==> flow/design.v <==
module pes_ic (
        input   wire            clk_in,      
        input   wire            rst_in,      
        input   wire    [7:0]   intr_rq,     
        inout   wire    [7:0]   intr_bus,    
        input   wire            intr_in,     
        output  wire            intr_out,    
        output  wire            bus_oe       
    );
    localparam  [3:0]   S_Reset                 = 4'b0000,   
                        S_GetCommands           = 4'b0001,   
                        S_JumpIntMethod         = 4'b0010,   
                        S_StartPolling          = 4'b0011,   
                        S_TxIntInfoPolling      = 4'b0100,   
                        S_AckTxInfoRxPolling    = 4'b0101,   
                        S_AckISRDonePolling     = 4'b0110,   
                        S_StartPriority         = 4'b0111,   
                        S_TxIntInfoPriority     = 4'b1000,   
                        S_AckTxInfoRxPriority   = 4'b1001,   
                        S_AckISRDonePriority    = 4'b1010,   
                        S_Reserved1             = 4'b1011,   
                        S_Reserved2             = 4'b1100,   
                        S_Reserved3             = 4'b1101,   
                        S_Reserved4             = 4'b1110,   
                        S_Reserved5             = 4'b1111;   
    reg     [3:0]   state_reg, state_next;           
    reg     [1:0]   cmdMode_reg, cmdMode_next;       
    reg     [1:0]   cmdCycle_reg, cmdCycle_next;     
    reg     [2:0]   intrIndex_reg, intrIndex_next;   
    reg     [2:0]   intrPtr_reg, intrPtr_next;       
    reg     [2:0]   prior_table_next [0:7]; 
    reg     [2:0]   prior_table_reg [0:7];
    reg             oe_reg, oe_next;                 
    reg     [7:0]   intrBus_reg, intrBus_next;       
    reg             intrOut_reg, intrOut_next;       
    integer         i;
    always @ (posedge clk_in or posedge rst_in) begin
        if (rst_in) begin
            state_reg           <=  S_Reset;
            cmdMode_reg         <=  2'b00;
            cmdCycle_reg        <=  2'b00;
            oe_reg              <=  1'b0;
            intrBus_reg         <=  8'bzzzzzzzz;
            intrOut_reg         <=  1'b0;
            intrIndex_reg       <=  3'b000;
            intrPtr_reg         <=  3'b000;
            for (i = 0; i < 8; i = i + 1) begin
                prior_table_reg[i]  <=  3'b000;
            end
        end
        else begin
            state_reg           <=  state_next;
            cmdMode_reg         <=  cmdMode_next;
            cmdCycle_reg        <=  cmdCycle_next;
            intrBus_reg         <=  intrBus_next;
            intrOut_reg         <=  intrOut_next;
            oe_reg              <=  oe_next;
            intrIndex_reg       <=  intrIndex_next;
            intrPtr_reg         <=  intrPtr_next;
            for (i = 0; i < 8; i = i + 1) begin
                prior_table_reg[i]  <=  prior_table_next[i];
            end
        end
    end
    always @(*) begin
        state_next          =   state_reg;
        cmdMode_next        =   cmdMode_reg;
        cmdCycle_next       =   cmdCycle_reg;
        oe_next             =   oe_reg;
        intrOut_next        =   intrOut_reg;
        intrBus_next        =   intrBus_reg;
        intrIndex_next      =   intrIndex_reg;
        intrPtr_next        =   intrPtr_reg;
        for (i = 0; i < 8; i = i + 1) begin
            prior_table_next[i] =   prior_table_reg[i];
        end
        case (state_reg)
            S_Reset: begin  
                cmdMode_next        =   2'b00;
                cmdCycle_next       =   2'b00;
                intrIndex_next      =   3'b000;
                intrPtr_next        =   3'b000;
                for (i = 0; i < 8; i = i + 1) begin
                    prior_table_next[i] =   3'b000;
                end
                oe_next             =   1'b0;
                state_next  =   S_GetCommands;           
            end
            S_GetCommands: begin  
                oe_next =   1'b0;
                case (intr_bus[1:0])
                    2'b01: begin                                                 
                        cmdMode_next    =   2'b01;                               
                        state_next      =   S_JumpIntMethod;                     
                    end
                    2'b10: begin                                                 
                        case (cmdCycle_reg)
                            2'b00: begin
                                prior_table_next[0] =   intr_bus[7:5];           
                                prior_table_next[1] =   intr_bus[4:2];           
                                state_next          =   S_GetCommands;
                                cmdCycle_next       =   cmdCycle_reg + 1'b1;
                            end
                            2'b01: begin
                                prior_table_next[2] =   intr_bus[7:5];           
                                prior_table_next[3] =   intr_bus[4:2];           
                                state_next          =   S_GetCommands;
                                cmdCycle_next       =   cmdCycle_reg + 1'b1;
                            end
                            2'b10: begin
                                prior_table_next[4] =   intr_bus[7:5];           
                                prior_table_next[5] =   intr_bus[4:2];           
                                state_next          =   S_GetCommands;
                                cmdCycle_next       =   cmdCycle_reg + 1'b1;
                            end
                            2'b11: begin
                                prior_table_next[6] =   intr_bus[7:5];           
                                prior_table_next[7] =   intr_bus[4:2];           
                                state_next          =   S_JumpIntMethod;         
                                cmdCycle_next       =   cmdCycle_reg + 1'b1;
                                cmdMode_next        =   2'b10;                   
                            end
                            default: begin
                                state_next      =   S_GetCommands;               
                                cmdCycle_next   =   2'b00;                       
                                cmdMode_next    =   2'b00;                       
                            end
                        endcase
                    end
                    default: begin                                               
                        state_next  =   S_GetCommands;
                    end
                endcase
            end
            S_JumpIntMethod: begin  
                intrIndex_next  =   3'b000;
                intrPtr_next    =   3'b000;
                case (cmdMode_reg)
                    2'b01: begin                             
                        state_next  =   S_StartPolling;
                    end
                    2'b10: begin                             
                        state_next  =   S_StartPriority;
                    end
                    default: begin                           
                        state_next  =   S_Reset;
                    end
                endcase
                oe_next         =   1'b0;                    
            end
            S_StartPolling: begin  
                if (intr_rq[intrIndex_reg]) begin            
                    intrOut_next    =   1'b1;                
                    state_next      =   S_TxIntInfoPolling;  
                end
                else begin                                   
                    intrOut_next    =   1'b0;                
                    intrIndex_next  =   intrIndex_reg + 1;   
                end
                oe_next         =   1'b0;                    
            end
            S_TxIntInfoPolling: begin  
                if (~intr_in) begin                                  
                    intrOut_next    =   1'b0;                        
                    intrBus_next    =   {5'b01011, intrIndex_reg};   
                    oe_next         =   1'b1;                        
                    state_next      =   S_AckTxInfoRxPolling;        
                end                                                  
                else
                    state_next      =   S_TxIntInfoPolling;
            end
            S_AckTxInfoRxPolling: begin  
                if (~intr_in) begin                                  
                    oe_next         =   1'b0;                        
                    state_next      =   S_AckISRDonePolling;         
                end                                                  
            end
            S_AckISRDonePolling: begin  
                if ((~intr_in) && (intr_bus[7:3] == 5'b10100) && (intr_bus[2:0] == intrIndex_reg)) begin
                    state_next  =   S_StartPolling;
                end
                else if ((~intr_in) && (intr_bus[7:3] != 5'b10100) && (intr_bus[2:0] != intrIndex_reg)) begin
                    state_next  =   S_Reset;
                end
                else begin
                    state_next  =   S_AckISRDonePolling;             
                end
            end
            S_StartPriority: begin  
                if (intr_rq[prior_table_reg[0]]) begin               
                    intrPtr_next    =   prior_table_reg[0];          
                    intrOut_next    =   1'b1;                        
                    state_next      =   S_TxIntInfoPriority;         
                end
                else if (intr_rq[prior_table_reg[1]]) begin          
                    intrPtr_next    =   prior_table_reg[1];          
                    intrOut_next    =   1'b1;
                    state_next      =   S_TxIntInfoPriority;
                end
                else if (intr_rq[prior_table_reg[2]]) begin
                    intrPtr_next    =   prior_table_reg[2];
                    intrOut_next    =   1'b1;
                    state_next      =   S_TxIntInfoPriority;
                end
                else if (intr_rq[prior_table_reg[3]]) begin
                    intrPtr_next    =   prior_table_reg[3];
                    intrOut_next    =   1'b1;
                    state_next      =   S_TxIntInfoPriority;
                end
                else if (intr_rq[prior_table_reg[4]]) begin
                    intrPtr_next    =   prior_table_reg[4];
                    intrOut_next    =   1'b1;
                    state_next      =   S_TxIntInfoPriority;
                end
                else if (intr_rq[prior_table_reg[5]]) begin
                    intrPtr_next    =   prior_table_reg[5];
                    intrOut_next    =   1'b1;
                    state_next      =   S_TxIntInfoPriority;
                end
                else if (intr_rq[prior_table_reg[6]]) begin
                    intrPtr_next    =   prior_table_reg[6];
                    intrOut_next    =   1'b1;
                    state_next      =   S_TxIntInfoPriority;
                end
                else if (intr_rq[prior_table_reg[7]]) begin
                    intrPtr_next    =   prior_table_reg[7];
                    intrOut_next    =   1'b1;
                    state_next      =   S_TxIntInfoPriority;
                end
                else begin                                           
                    state_next  =   S_StartPriority;                 
                end
                oe_next         =   1'b0;                            
            end
            S_TxIntInfoPriority: begin  
                if (~intr_in) begin                                  
                    intrOut_next    =   1'b0;                        
                    intrBus_next    =   {5'b10011, intrPtr_reg};     
                    oe_next         =   1'b1;                        
                    state_next      =   S_AckTxInfoRxPriority;       
                end                                                  
            end
            S_AckTxInfoRxPriority: begin  
                if (~intr_in) begin                                  
                    oe_next         =   1'b0;                        
                    state_next      =   S_AckISRDonePriority;        
                end
            end
            S_AckISRDonePriority: begin  
                if ((~intr_in) && (intr_bus[7:3] == 5'b01100) && (intr_bus[2:0] == intrPtr_reg)) begin
                    state_next  =   S_StartPriority;
                end
                else if ((~intr_in) && (intr_bus[7:3] != 5'b01100) && (intr_bus[2:0] != intrPtr_reg)) begin
                    state_next  =   S_Reset;
                end
                else begin
                    state_next  =   S_AckISRDonePriority;            
                end
            end
            default: begin
                state_next      =   S_Reset;
                oe_next         =   1'b0;
            end
        endcase
    end
    assign intr_out =   intrOut_reg;
    assign intr_bus =   (oe_reg) ? intrBus_reg : 8'bzzzzzzzz;
    assign bus_oe   =   oe_reg;
endmodule  
# Reports on pes_ic
# The steps from the RTL of pes_ic to its reports follow in flow order.
# Line numbers count from 1 in the design file above.
# Operators: Yosys type, input widths -> output width; for muxes data width and select width s.
# Cell names lack the library's common part.
# A cell with n/a has no value.
# setup
top_module,pes_ic
clock_port,clk_in
library,sky130hd
pvt_corner,tt_025C_1v80

# Word level
# Yosys after proc, flatten, opt, wreduce and memory -nomap, before mapping. Print and check cells are not counted.
# bits
inputBits,11
elab_cells,185
ff_bits,48
# classes
addsub,2
shifts,9
logic,2
mux,79
eq_ne,41
reduce_and_logical,36
# op_table
operator,n
$mux 3,27
$shiftx 8x3->1,9
$pmux 3 s2,11
$mux 4,14
$pmux 4 s11,1
$ne 2x2->1 const B,13
$reduce_and 3->1,8
$mux 8,3
$eq 4x3->1 const B,4
$pmux 8 s2,1
$pmux 4 s2,2
$reduce_or 3->1,4
$eq 4x4->1 const B,3
$mux 1,12
$pmux 2 s2,3
$ne 9x9->1 const B,1
$logic_and 1x1->1,8
$eq 2x2->1 const B,4
$reduce_bool 2->1,4
$reduce_or 2->1,4
$eq 4x2->1 const B,2
$eq 2x1->1 const B,3
$reduce_and 2->1,3
$eq 3x3->1,2
$ne 3x3->1,2
$ne 3x3->1 const B,2
$pmux 1 s3,2
$mux 2,3
# Not listed: further kinds 13, cells in them 14.

# Depth
# Depth = most cells in a row (Yosys ltp): at word level without a register or memory, in the mapped netlist without a sequential cell, where the memories' decode and read muxes count.
# depth
ltp_word,10
ABC_AREA,0
mapped_depth,7
mapped_depth_nobuf,6

# Synthesis result
# Yosys stat after the flow's synthesis: flattened, memories mapped to cells. It holds for the ABC_AREA given above (unset counts as 0); a run with the other value may have another netlist.
# Totals and module areas in this step are rounded.
# types
type,n
dfrtp_1,44
nand2_1,52
mux4_2,7
o21ai_0,27
mux2i_1,13
ha_1,7
inv_1,17
a22o_1,6
xnor2_1,6
nor2_1,13
mux2_2,4
mux2i_4,2
a21o_1,5
a22oi_1,5
nand2b_1,6
o22ai_1,6
clkbuf_1,9
a211oi_1,4
# Other cell types: 28; their cells: 51.
# synth_totals
flip_flops,45
stdcells,284
yosys_area_um2,2710
buffers,14
seqArea_um2,1130

# Timing after synthesis
# OpenSTA on the mapped netlist: ideal clock, no wires. The path of least setup slack (recovery checks aside). Input and output delay are each 20% of the period. Register names are those of the netlist, which keeps one name where synthesis merged equal registers.
# synth_timing
kind,input-to-reg
from,in intr_rq[4]
to,reg intrPtr_reg[0]
required_ns,1.728
path_slack_ns,0.095
tclk_ns,1.85
path_delay_ns,1.386
launch_ns,0.370
arrival_time_ns,1.634
driving_pins,5
setup_ns,0.122
n_path_buf,1
synth_period_reached_ns,1.755
# "path_delay_ns" is the arrival time less input delay plus setup time.
# "driving_pins" counts driving pins, that of a launching flip-flop among them; a cell with two outputs on the path counts twice.
# "synth_period_reached_ns" = period - worst setup slack (recovery checks aside). The figure is calculated, with input and output delays left at 20% of the set period.
# Between the ends stands the longest chain of elaborated cells between them, by number of cells; it is not shown to be the way that was timed. Of several equally long chains one is given.
# A line is the first line of the expression or statement that the cell stems from. Yosys adds cells for indexed reads and writes and turns some case tables into memories.
# synth_via
path_cell_list,clkbuf_1 -> mux4_2 -> nor3_2 -> nand4_2 -> a32o_1
elab_chain_cells,10
# synth_rtl
element,line,text
"start, declared",4,"input   wire    [7:0]   intr_rq,"
$shiftx 8x3->1,225,else if (intr_rq[prior_table_reg[7]]) begin
$mux 3,225,
$mux 3,220,else if (intr_rq[prior_table_reg[6]]) begin
$mux 3,215,else if (intr_rq[prior_table_reg[5]]) begin
$mux 3,210,else if (intr_rq[prior_table_reg[4]]) begin
$mux 3,205,else if (intr_rq[prior_table_reg[3]]) begin
$mux 3,200,else if (intr_rq[prior_table_reg[2]]) begin
$mux 3,195,else if (intr_rq[prior_table_reg[1]]) begin
$mux 3,190,if (intr_rq[prior_table_reg[0]]) begin
$pmux 3 s2,77,case (state_reg)
"end, assigned",46,intrPtr_reg         <=  3'b000;
"end, assigned",59,intrPtr_reg         <=  intrPtr_next;
"end, declared",30,"reg     [2:0]   intrPtr_reg, intrPtr_next;"

# Path in the finished layout
# Path of least setup slack in the final report of record 1 (OpenROAD, finished layout, wires in). Where an end is a register, its clock arrival counts in the times.
# layout_timing
kind,reg-to-reg
from,reg prior_table_reg[5][0]
to,reg intrPtr_reg[0]
setup_ns,0.10
tclk_ns,1.76
arrival_time_ns,1.93
n_path_buf,0
launch_ns,0.29
driving_pins,6
path_slack_ns,0.03
required_ns,1.96
# Between the ends stands the longest chain of elaborated cells between them, by number of cells; it is not shown to be the way that was timed. Of several equally long chains one is given.
# layout_via
path_cell_list,dfrtp_1 -> mux4_2 -> a22o_1 -> a22oi_2 -> o21bai_1 -> a32o_1
elab_chain_cells,8
# layout_rtl
element,line,text
"start, declared",32,reg     [2:0]   prior_table_reg [0:7];
"start, assigned",48,prior_table_reg[i]  <=  3'b000;
"start, assigned",61,prior_table_reg[i]  <=  prior_table_next[i];
$shiftx 8x3->1,215,else if (intr_rq[prior_table_reg[5]]) begin
$mux 3,215,
$mux 3,210,else if (intr_rq[prior_table_reg[4]]) begin
$mux 3,205,else if (intr_rq[prior_table_reg[3]]) begin
$mux 3,200,else if (intr_rq[prior_table_reg[2]]) begin
$mux 3,195,else if (intr_rq[prior_table_reg[1]]) begin
$mux 3,190,if (intr_rq[prior_table_reg[0]]) begin
$pmux 3 s2,77,case (state_reg)
"end, assigned",46,intrPtr_reg         <=  3'b000;
"end, assigned",59,intrPtr_reg         <=  intrPtr_next;
"end, declared",30,"reg     [2:0]   intrPtr_reg, intrPtr_next;"

# Stored flow runs of pes_ic (2 of them; Yosys, OpenROAD, sky130hd). They differ in their settings and are not a sequence. Constraints: input delay and output delay 20% of the set period each, output load 0.01 pF.
# "achieved_clock_period_ns": clock period set for the run, less the worst setup slack. It is reckoned from that one timing run; input and output delays stay at 20% of the period that was set.
# "worst_path_time_ns" = time allowed to the worst setup path (clock period - input delay - output delay, where it has them) - its slack; a late launch clock adds to it, a late capture clock takes from it.
# "power_mw" is the tool's figure for a default switching activity; nothing was simulated.
# The results are shown rounded.
# Among the settings, - means not set for that run.
# Among the results, - means that no value is shown for the run.
stored run,period_ns,CAP_MARGIN,CORE_MARGIN,CORE_UTILIZATION,SLEW_MARGIN,SETUP_SLACK_MARGIN,CORE_ASPECT_RATIO,CELL_PAD_IN_SITES_DETAIL_PLACEMENT,TNS_END_PERCENT,ABC_AREA,GPL_ROUTABILITY_DRIVEN,MIN_ROUTING_LAYER,MAX_ROUTING_LAYER,power_mw,worst_path_time_ns,path_kind,setupTns_ns,ys_area_um2,ws_hold_ns,final_stdcell_area_um2,total_die_area_um2,finalUtil_frac,fin_ws_ns,achieved_clock_period_ns
record 1,1.76,20,2,40,20,-,-,-,-,-,-,-,-,3.68,1.73,reg-to-reg,0.000,2710,0.154,3310,7440,0.513,0.027,1.733
record 2,2.1,20,2,64,20,0.42,0.78,2,55,0,1,met1,met4,-,-,-,-,-,-,-,-,-,-,-
# Record 2: no results, placement failed with DPL-0033
